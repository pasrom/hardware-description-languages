==> flow/design.v <==
module statemachine(
	input logic			rst_n,
	input logic			clk50m,
	input logic			door,
	input logic [3:0]	coin,
	input logic 		new_coin,
	output logic		bottle,
	output logic		unlock
	);
	enum logic [3:0] {E0, E1, E2, E3, E4, E5, E6, ENOUGH, CUSTOMER} state, state_new;
	always_ff @ (negedge rst_n or posedge clk50m) begin
		if (!rst_n) begin
			state <= E0;
		end
		else begin
			state <= state_new;
		end
	end
	always_comb begin
		case (state)
			E0 : begin
				bottle = 0;
				unlock = 0;
				if (new_coin) begin
					if (coin == 4'b0001)
						state_new = E1;
					else if (coin == 4'b0010)
						state_new = E2;	
					else if (coin == 4'b0101)
						state_new = E5;
					else if (coin == 4'b1010)
						state_new = ENOUGH;
					else
						state_new = state;
				end
				else
					state_new = state;
			end	
			E1 : begin
				bottle = 0;
				unlock = 0;
				if (new_coin) begin
					if (coin == 4'b0001)
						state_new = E2;
					else if (coin == 4'b0010)
						state_new = E3;	
					else if (coin == 4'b0101)
						state_new = E6;
					else if (coin == 4'b1010)
						state_new = ENOUGH;
					else
						state_new = state;
				end	
				else
					state_new = state;
			end	
			E2 : begin
				bottle = 0;
				unlock = 0;
				if (new_coin) begin
					if (coin == 4'b0001)
						state_new = E3;
					else if (coin == 4'b0010)
						state_new = E4;	
					else if (coin == 4'b0101)
						state_new = ENOUGH;
					else if (coin == 4'b1010)
						state_new = ENOUGH;
					else
						state_new = state;
				end
				else
					state_new = state;
			end	
			E3 : begin
				bottle = 0;
				unlock = 0;
				if (new_coin) begin
					if (coin == 4'b0001)
						state_new = E4;
					else if (coin == 4'b0010)
						state_new = E5;	
					else if (coin == 4'b0101)
						state_new = ENOUGH;
					else if (coin == 4'b1010)
						state_new = ENOUGH;
					else
						state_new = state;
				end	
				else
					state_new = state;
			end	
			E4 : begin
				bottle = 0;
				unlock = 0;
				if (new_coin) begin
					if (coin == 4'b0001)
						state_new = E5;
					else if (coin == 4'b0010)
						state_new = E6;	
					else if (coin == 4'b0101)
						state_new = ENOUGH;
					else if (coin == 4'b1010)
						state_new = ENOUGH;
					else
						state_new = state;
				end
				else
					state_new = state;
			end	
			E5 : begin
				bottle = 0;
				unlock = 0;
				if (new_coin) begin
					if (coin == 4'b0001)
						state_new = E6;
					else if (coin == 4'b0010)
						state_new = ENOUGH;	
					else if (coin == 4'b0101)
						state_new = ENOUGH;
					else if (coin == 4'b1010)
						state_new = ENOUGH;
					else
						state_new = state;
				end	
				else
					state_new = state;
			end
			E6 : begin
				bottle = 0;
				unlock = 0;
				if (new_coin) begin
					if (coin == 4'b0001)
						state_new = ENOUGH;
					else if (coin == 4'b0010)
						state_new = ENOUGH;	
					else if (coin == 4'b0101)
						state_new = ENOUGH;
					else if (coin == 4'b1010)
						state_new = ENOUGH;
					else
						state_new = state;
				end
				else
					state_new = state;
			end	
			ENOUGH : begin
				bottle = 1;
				unlock = 1;
				if (door == 1)
					state_new = CUSTOMER;
				else
					state_new = state;
			end	
			CUSTOMER : begin
				bottle = 1;
				unlock = 1;
				if (door == 0)
					state_new = E0;
				else
					state_new = state;
			end
			default : begin
				bottle = 0;
				unlock = 0;
				state_new = E0;
			end		
		endcase
	end
endmodule	
# Tool chain data of statemachine
# Tool output for the design above, in the order of the flow.
# Lines are those of the file above, counted from 1.
# Operators: Yosys type, input widths -> output width; for muxes data width and select width s.
# Cell names lack the library's common part.
# Not given: -
[design]
top_module = "statemachine"
clk_port = "clk50m"
library = "sky130hd"
corner = "tt_025C_1v80"

# After elaboration
# Source: Yosys, flattened and elaborated, memories not mapped. Widths are those after wreduce. Registers that Yosys merges into a memory's read port (data or address) are not register bits. Print and check cells do not count. Equal cells are merged and count once.
[op_classes]
n_eq = 21
muxes = 28
reduce_logical = 3
[ops]
columns = ["op", "n"]
rows = [
  ["$mux 4", 26],
  ["$pmux 4 s9", 1],
  ["$eq 4x3->1 const B", 5],
  ["$ne 2x2->1 const B", 9],
  ["$eq 4x2->1 const B", 3],
  ["$reduce_and 9->1", 1],
  ["$eq 4x1->1 const B", 2],
  ["$eq 4x4->1 const B", 2],
  ["$logic_not 4->1", 1],
  ["$reduce_or 2->1", 1],
  ["$mux 1", 1],
]
[bits]
reg_bits = 4
in_bits = 8
wordCells = 53

# Depth
# Depth = most cells in a row (Yosys ltp): at word level without a register or memory, in the mapped netlist without a sequential cell, where the memories' decode and read muxes count.
[depth]
depth_word = 7
abc_area = 0
ltp_mapped = 5
mapped_depth_nobuf = 4

# After synthesis
# The flow's flattened synthesis, as Yosys stat reports it; memories are mapped. The netlist is that of the ABC_AREA named above (0 if unset); the other value can give another one.
[mapped]
mapped_cells = 48
area_um2 = 523.0
seq_area_um2 = 226.5
flip_flops = 9
buf_cells = 2
[by_type]
columns = ["cell", "n"]
rows = [
  ["dfrtp_1", 8],
  ["a221o_1", 5],
  ["nor3b_2", 3],
  ["dfstp_2", 1],
  ["and2_1", 4],
  ["mux2i_1", 2],
  ["nor2_1", 5],
  ["nand2b_4", 1],
  ["nor2b_1", 2],
  ["nor4_2", 1],
  ["buf_6", 1],
  ["nand2_1", 3],
  ["a211o_1", 1],
  ["a22o_1", 1],
  ["o21ai_2", 1],
  ["o32ai_1", 1],
  ["a211oi_1", 1],
  ["a22oi_1", 1],
]
# Not listed: further types 5, cells in them 6.

# Path before layout
# Source: OpenSTA report_checks on the synthesized netlist (no wires, ideal clock, input and output delay 20% of the period each), path of least setup slack; recovery checks are left aside. Register names are those of the netlist, which keeps one name where synthesis merged equal registers.
[synth_path]
kind = "register -> register"
from = "register state"
to = "register state"
tclk_ps = 1410
setup_ps = 124
launch_ps = 0
t_arrival_ps = 1128
t_required_ps = 1286
path_slack_ps = 158
path_delay_ps = 1252
path_stages = 5
n_path_buf = 0
synth_period_reached_ps = 1252
# "path_delay_ps" = arrival - input delay + setup time.
# "path_stages": output pins that drive a net of the path, with the launching flip-flop's if there is one; two outputs of one cell count as two.
# "synth_period_reached_ps" = period - worst setup slack (recovery checks aside). The figure is calculated, with input and output delays left at 20% of the set period.
# An end named without its bit number is one bit of that signal or, where synthesis recoded a state register, one of its new flip-flops.
# The rows between start and end are the longest chain of elaborated cells between them; the timing report does not say that the signal goes this way. Where chains are equally long, one stands for them.
# Each line given opens the expression or statement behind the cell; cells for indexed reads and writes are added by Yosys, which also makes memories of some case tables.
[synth_via]
cell_sequence = "dfrtp_1 -> or2_1 -> nor4_2 -> a211oi_1 -> a211o_1"
elab_chain_len = 6
cells_between = 44
[synth_lines]
columns = ["element", "line", "source"]
rows = [
  ["start: declaration", 10, "enum logic [3:0] {E0, E1, E2, E3, E4, E5, E6, ENOUGH, CUSTOMER} state, state_new;"],
  ["start: assignment", 13, "state <= E0;"],
  ["start: assignment", 16, "state <= state_new;"],
  ["$mux 4", 139, "else if (coin == 4'b1010)"],
  ["$mux 4", 137, "else if (coin == 4'b0101)"],
  ["$mux 4", 135, "else if (coin == 4'b0010)"],
  ["$mux 4", 133, "if (coin == 4'b0001)"],
  ["$mux 4", 132, "if (new_coin) begin"],
  ["$pmux 4 s9", 20, "case (state)"],
  ["end: assignment", 13, ""],
  ["end: assignment", 16, ""],
  ["end: declaration", 10, ""],
]

# Path in the finished layout
# Path of least setup slack in the final report of flow run 1 (OpenROAD, finished layout, wires in). Where an end is a register, its clock arrival counts in the times.
# The report prints the path's times to 10 ps; the period is as set.
[layout_path]
kind = "register -> register"
from = "register state"
to = "register state"
tclk_ps = 1030
setup_ps = 110
launch_ps = 260
t_arrival_ps = 1490
t_required_ps = 1180
path_slack_ps = -310
path_stages = 5
n_path_buf = 0
# An end named without its bit number is one bit of that signal or, where synthesis recoded a state register, one of its new flip-flops.
# The rows between start and end are the longest chain of elaborated cells between them; the timing report does not say that the signal goes this way. Where chains are equally long, one stands for them.
[layout_via]
cell_sequence = "dfrtp_1 -> or2_1 -> nor4_2 -> a211oi_1 -> a211o_1"
elab_chain_len = 6
cells_between = 44
[layout_lines]
columns = ["element", "line", "source"]
rows = [
  ["start: declaration", 10, "enum logic [3:0] {E0, E1, E2, E3, E4, E5, E6, ENOUGH, CUSTOMER} state, state_new;"],
  ["start: assignment", 13, "state <= E0;"],
  ["start: assignment", 16, "state <= state_new;"],
  ["$mux 4", 139, "else if (coin == 4'b1010)"],
  ["$mux 4", 137, "else if (coin == 4'b0101)"],
  ["$mux 4", 135, "else if (coin == 4'b0010)"],
  ["$mux 4", 133, "if (coin == 4'b0001)"],
  ["$mux 4", 132, "if (new_coin) begin"],
  ["$pmux 4 s9", 20, "case (state)"],
  ["end: assignment", 13, ""],
  ["end: assignment", 16, ""],
  ["end: declaration", 10, ""],
]

# Top module statemachine; platform sky130hd; tools Yosys and OpenROAD; 2 stored runs in no particular order. Input and output delays are each 20% of the period that was set; the output load is 0.01 pF.
# "period_reached_ps": clock period set for the run, less the worst setup slack. It is reckoned from that one timing run; input and output delays stay at 20% of the period that was set.
# "worst_path_ps" = time allowed to the worst setup path (clock period - input delay - output delay, where it has them) - its slack; a late launch clock adds to it, a late capture clock takes from it.
# "final_power_uw" rests on the timing tool's default activity at the inputs, not on a simulated workload.
# "worst_path_ps" is given in steps of 10 ps.

[[run]]
name = "flow run 1"
[run.settings]
period_ns = 1.03
CAP_MARGIN = 20
CORE_MARGIN = 2
CORE_UTILIZATION = 40
SLEW_MARGIN = 20
[run.results]
synth_chip_area_um2 = 523.0
die_area_um2 = 1612.8
finish.stdcell_area_um2 = 815.8
finish.utilization_pct = 65.1
ws_setup_ps = -310
timing.setup.tns_ps = -753
final_power_uw = 1188
period_reached_ps = 1340
worst_path_ps = 1340
worstPathKind = "register -> register"

[[run]]
name = "flow run 2"
[run.settings]
period_ns = 1.12
CORE_UTILIZATION = 24
SETUP_SLACK_MARGIN = -0.03
HOLD_SLACK_MARGIN = 0.02
CORE_ASPECT_RATIO = 0.74
GPL_TIMING_DRIVEN = 0
CAP_MARGIN = 25
MIN_ROUTING_LAYER = "met2"
CORE_MARGIN = 2
SLEW_MARGIN = 20
[run.results]
synth_chip_area_um2 = 523.0
die_area_um2 = 2572.7
finish.stdcell_area_um2 = 705.7
finish.utilization_pct = 34.4
ws_setup_ps = -261
timing.setup.tns_ps = -331
final_power_uw = 972.2
period_reached_ps = 1381
worst_path_ps = 1380
worstPathKind = "register -> register"
