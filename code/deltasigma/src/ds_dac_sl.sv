==> flow/design.v <==
`timescale 1 ns / 1 ns
module ds_dac_sl
          (clk50m,
           rst_n,
           clk_enable,
           din,
           ce_out,
           dout);
  input   clk50m;
  input   rst_n;
  input   clk_enable;
  input   [15:0] din;   
  output  ce_out;
  output  dout;
  wire enb;
  wire signed [17:0] mid_range_out1;   
  wire alpha1bit_DAC_relop1;
  wire dout_1;
  wire [15:0] fdbk;   
  wire signed [31:0] Sum2_sub_temp;   
  wire signed [31:0] Sum2_1;   
  wire signed [31:0] Sum2_2;   
  wire signed [16:0] delta;   
  reg signed [17:0] integ;   
  wire signed [31:0] Sum1_add_temp;   
  wire signed [31:0] Sum1_1;   
  wire signed [31:0] Sum1_2;   
  wire signed [17:0] integ_add;   
  assign enb = clk_enable;
  assign mid_range_out1 = 18'sb001000000000000000;
  assign dout_1 = alpha1bit_DAC_relop1;
  assign fdbk = (dout_1 == 1'b1 ? 16'b1111111111111111 :
              16'b0000000000000000);
  assign Sum2_1 = {16'b0, din};
  assign Sum2_2 = {16'b0, fdbk};
  assign Sum2_sub_temp = Sum2_1 - Sum2_2;
  assign delta = Sum2_sub_temp[16:0];
  assign Sum1_1 = {{15{delta[16]}}, delta};
  assign Sum1_2 = {{14{integ[17]}}, integ};
  assign Sum1_add_temp = Sum1_1 + Sum1_2;
  assign integ_add = Sum1_add_temp[17:0];
  always @(posedge clk50m or negedge rst_n)
    begin : Integrator_process
      if (rst_n == 1'b0) begin
        integ <= 18'sb000000000000000000;
      end
      else begin
        if (enb) begin
          integ <= integ_add;
        end
      end
    end
  assign alpha1bit_DAC_relop1 = integ >= mid_range_out1;
  assign dout = alpha1bit_DAC_relop1;
  assign ce_out = clk_enable;
endmodule   
### Reports on ds_dac_sl

The steps from the RTL of ds_dac_sl to its reports follow in flow order.
Line numbers count from 1 in the design file above.
Library cell names are shortened.
A cell with n/a has no value.

| set-up | value |
|---|---|
| design top | ds_dac_sl |
| clock input | clk50m |
| cell library | sky130hd |
| corner | tt_025C_1v80 |

### Word-level counts

Yosys after proc, flatten, opt, wreduce and memory -nomap, before mapping. Enables and synchronous resets that opt folds into registers are not counted as muxes. Memory bits, and registers merged into a memory's read port (data or address), are not among the register bits. Print and check cells are not counted. Equal cells are merged and count once.

| bit counts | value |
|---|---|
| register bits after elaboration | 18 |
| input port bits | 19 |
| output and inout bits | 2 |
| word-level cells | 5 |

| cells by class | value |
|---|---|
| add/sub/neg operators | 2 |
| $lt $le $gt $ge | 1 |
| muxes and demuxes | 1 |

Operators with widths:

| cell | count |
|---|---|
| adder 17 x 18 -> 18 bit | 1 |
| >= comparator 18 x 17 -> 1 bit with constant B | 1 |
| subtractor 16 x 16 -> 17 bit | 1 |
| two-way mux 16 bit | 1 |

### Logic depth

Depth = most cells in a row (Yosys ltp): at word level without a register or memory, in the mapped netlist without a sequential cell, where the memories' decode and read muxes count.

| depth | value |
|---|---|
| word-level depth | 4 |
| ABC_AREA | 0 |
| gate-level depth with buffers | 20 |
| gate-level depth less buffers | 20 |

### After synthesis

Source: synth_stat.txt of the flow (Yosys; design flattened, memories mapped). It holds for the ABC_AREA given above (unset counts as 0); a run with the other value may have another netlist.
Totals and module areas in this step are rounded.

| mapped netlist | value |
|---|---|
| standard cells after synthesis | 263 |
| chip area (Yosys) | 2260 sq um |
| mapped flip-flops | 18 |
| buffers | 5 |

Cell types:

| cell type | count |
|---|---|
| dfrtp_1 | 18 |
| ha_1 | 33 |
| xnor2_1 | 15 |
| mux2_2 | 11 |
| a21oi_1 | 20 |
| o21ai_0 | 20 |
| nor2_1 | 22 |
| o21a_1 | 10 |
| xor2_1 | 8 |
| a21o_1 | 9 |
| nand2_1 | 14 |
| inv_1 | 13 |
| fa_1 | 2 |
| a211oi_1 | 5 |
| o21bai_1 | 5 |
| and3_1 | 5 |
| nor2b_1 | 5 |
| a2111oi_0 | 3 |

Not listed: further types 31, cells in them 45.

### Timing after synthesis

OpenSTA on the mapped netlist: ideal clock, no wires. The path of least setup slack (recovery checks aside). Input and output delay are each 20% of the period. Register names are those of the netlist, which keeps one name where synthesis merged equal registers.

| timing path post-synthesis | value |
|---|---|
| path kind | input-to-reg |
| start point | in din[0] |
| end point | reg integ[17] |
| period | 4.32 ns |
| setup time | 0.134 ns |
| time at the first pin | 0.864 ns |
| data arrival time | 3.781 ns |
| required time | 4.186 ns |
| path slack | 0.404 ns |
| delay of the path | 3.051 ns |
| stages on the path | 17 |
| synthesis period reached | 3.916 ns |

"delay of the path" is the arrival time less input delay plus setup time.
"stages on the path" counts driving pins, that of a launching flip-flop among them; a cell with two outputs on the path counts twice.
"synthesis period reached" is the clock period less the worst setup slack; recovery checks do not enter. This is arithmetic on one report: input and output delays are still those of the set period (20% each).
The rows between start and end are the longest chain of elaborated cells between them; the timing report does not say that the signal goes this way. Where chains are equally long, one stands for them.
A line is the first line of the expression or statement that the cell stems from. Yosys adds cells for indexed reads and writes and turns some case tables into memories.

| on the way, post-synthesis | value |
|---|---|
| cell sequence | inv_1 ha_1 inv_1 fa_1 a21oi_1 nor2b_1 o21a_1 o21ai_0 nand2_1 xor2_1 ha_1 and3_1 and3_1 a211oi_4 a21oi_1 a311oi_1 nand4b_1 |
| length of the longest elaborated chain | 2 |

Ends and longest elaborated chain, post-synthesis:

| what | line | text |
|---|---|---|
| start: declaration | 12 | `input   [15:0] din;` |
| subtractor 16 x 16 -> 17 bit | 36 | `assign Sum2_sub_temp = Sum2_1 - Sum2_2;` |
| adder 17 x 18 -> 18 bit | 40 | `assign Sum1_add_temp = Sum1_1 + Sum1_2;` |
| end: assignment | 45 | `integ <= 18'sb000000000000000000;` |
| end: assignment | 49 | `integ <= integ_add;` |
| end: declaration | 24 | `reg signed [17:0] integ;` |

### Path in the finished layout

Path of least setup slack in the final report of job 2 (OpenROAD, finished layout, wires in). Where an end is a register, its clock arrival counts in the times.

| timing path post-layout | value |
|---|---|
| path kind | reg-to-reg |
| start point | reg integ[16] |
| end point | reg integ[13] |
| period | 4.42 ns |
| setup time | 0.11 ns |
| time at the first pin | 0.25 ns |
| data arrival time | 4.33 ns |
| required time | 4.56 ns |
| path slack | 0.23 ns |
| stages on the path | 21 |

The rows between start and end are the longest chain of elaborated cells between them; the timing report does not say that the signal goes this way. Where chains are equally long, one stands for them.

| on the way, post-layout | value |
|---|---|
| cell sequence | dfrtp_1 nor2_1 nor2_1 buf_4 clkinvlp_4 buf_4 ha_1 or3_1 nor2_1 o21bai_1 a21oi_1 xnor2_1 ha_1 a211oi_1 nor2_1 o31a_1 a211oi_4 buf_4 buf_4 xnor2_1 mux2_4 |
| length of the longest elaborated chain | 4 |

Ends and longest elaborated chain, post-layout:

| what | line | text |
|---|---|---|
| start: declaration | 24 | `reg signed [17:0] integ;` |
| start: assignment | 45 | `integ <= 18'sb000000000000000000;` |
| start: assignment | 49 | `integ <= integ_add;` |
| >= comparator 18 x 17 -> 1 bit | 53 | `assign alpha1bit_DAC_relop1 = integ >= mid_range_out1;` |
| two-way mux 16 bit | 32 | `assign fdbk = (dout_1 == 1'b1 ? 16'b1111111111111111 :` |
| subtractor 16 x 16 -> 17 bit | 36 | `assign Sum2_sub_temp = Sum2_1 - Sum2_2;` |
| adder 17 x 18 -> 18 bit | 40 | `assign Sum1_add_temp = Sum1_1 + Sum1_2;` |
| end: assignment | 45 |  |
| end: assignment | 49 |  |
| end: declaration | 24 |  |

FLOW RESULTS
============

Flow measurements of ds_dac_sl on sky130hd: 2 stored runs with different settings, listed in no order. Input and output delays are each 20% of the period that was set; the output load is 0.01 pF.
"time of the worst setup path" is the time allowed to the run's worst setup path (the clock period less input and output delay, where it has them) less its slack. Clock arrival times count: a late capture clock shortens it, a late launch clock lengthens it.
Results are given in rounded form.

#### Job 1

| setting | value |
|---|---|
| period_ns | `4.0` |
| CORE_UTILIZATION | `72` |
| PLACE_DENSITY_LB_ADDON | `0.14` |
| CORE_MARGIN | `7` |
| CELL_PAD_IN_SITES_GLOBAL_PLACEMENT | `3` |
| SLEW_MARGIN | `15` |
| MIN_ROUTING_LAYER | `met2` |
| MAX_ROUTING_LAYER | `met4` |
| CAP_MARGIN | `20` |

Incomplete, placement halted on FLW-0024.

#### Job 2

| setting | value |
|---|---|
| period_ns | `4.42` |
| CORE_UTILIZATION | `17` |
| CAP_MARGIN | `20` |
| CORE_MARGIN | `2` |
| SLEW_MARGIN | `20` |

| result | value |
|---|---|
| setup slack of the worst path | 0.226 ns |
| area of the standard cells in the finished layout | 3060 sq um |
| time of the worst setup path | 4.19 ns |
| worst setup path type | reg-to-reg |
| mapped cell area after synthesis | 2260 sq um |
| area of the die | 14200 sq um |
| utilization of the finished layout | 0.234 |
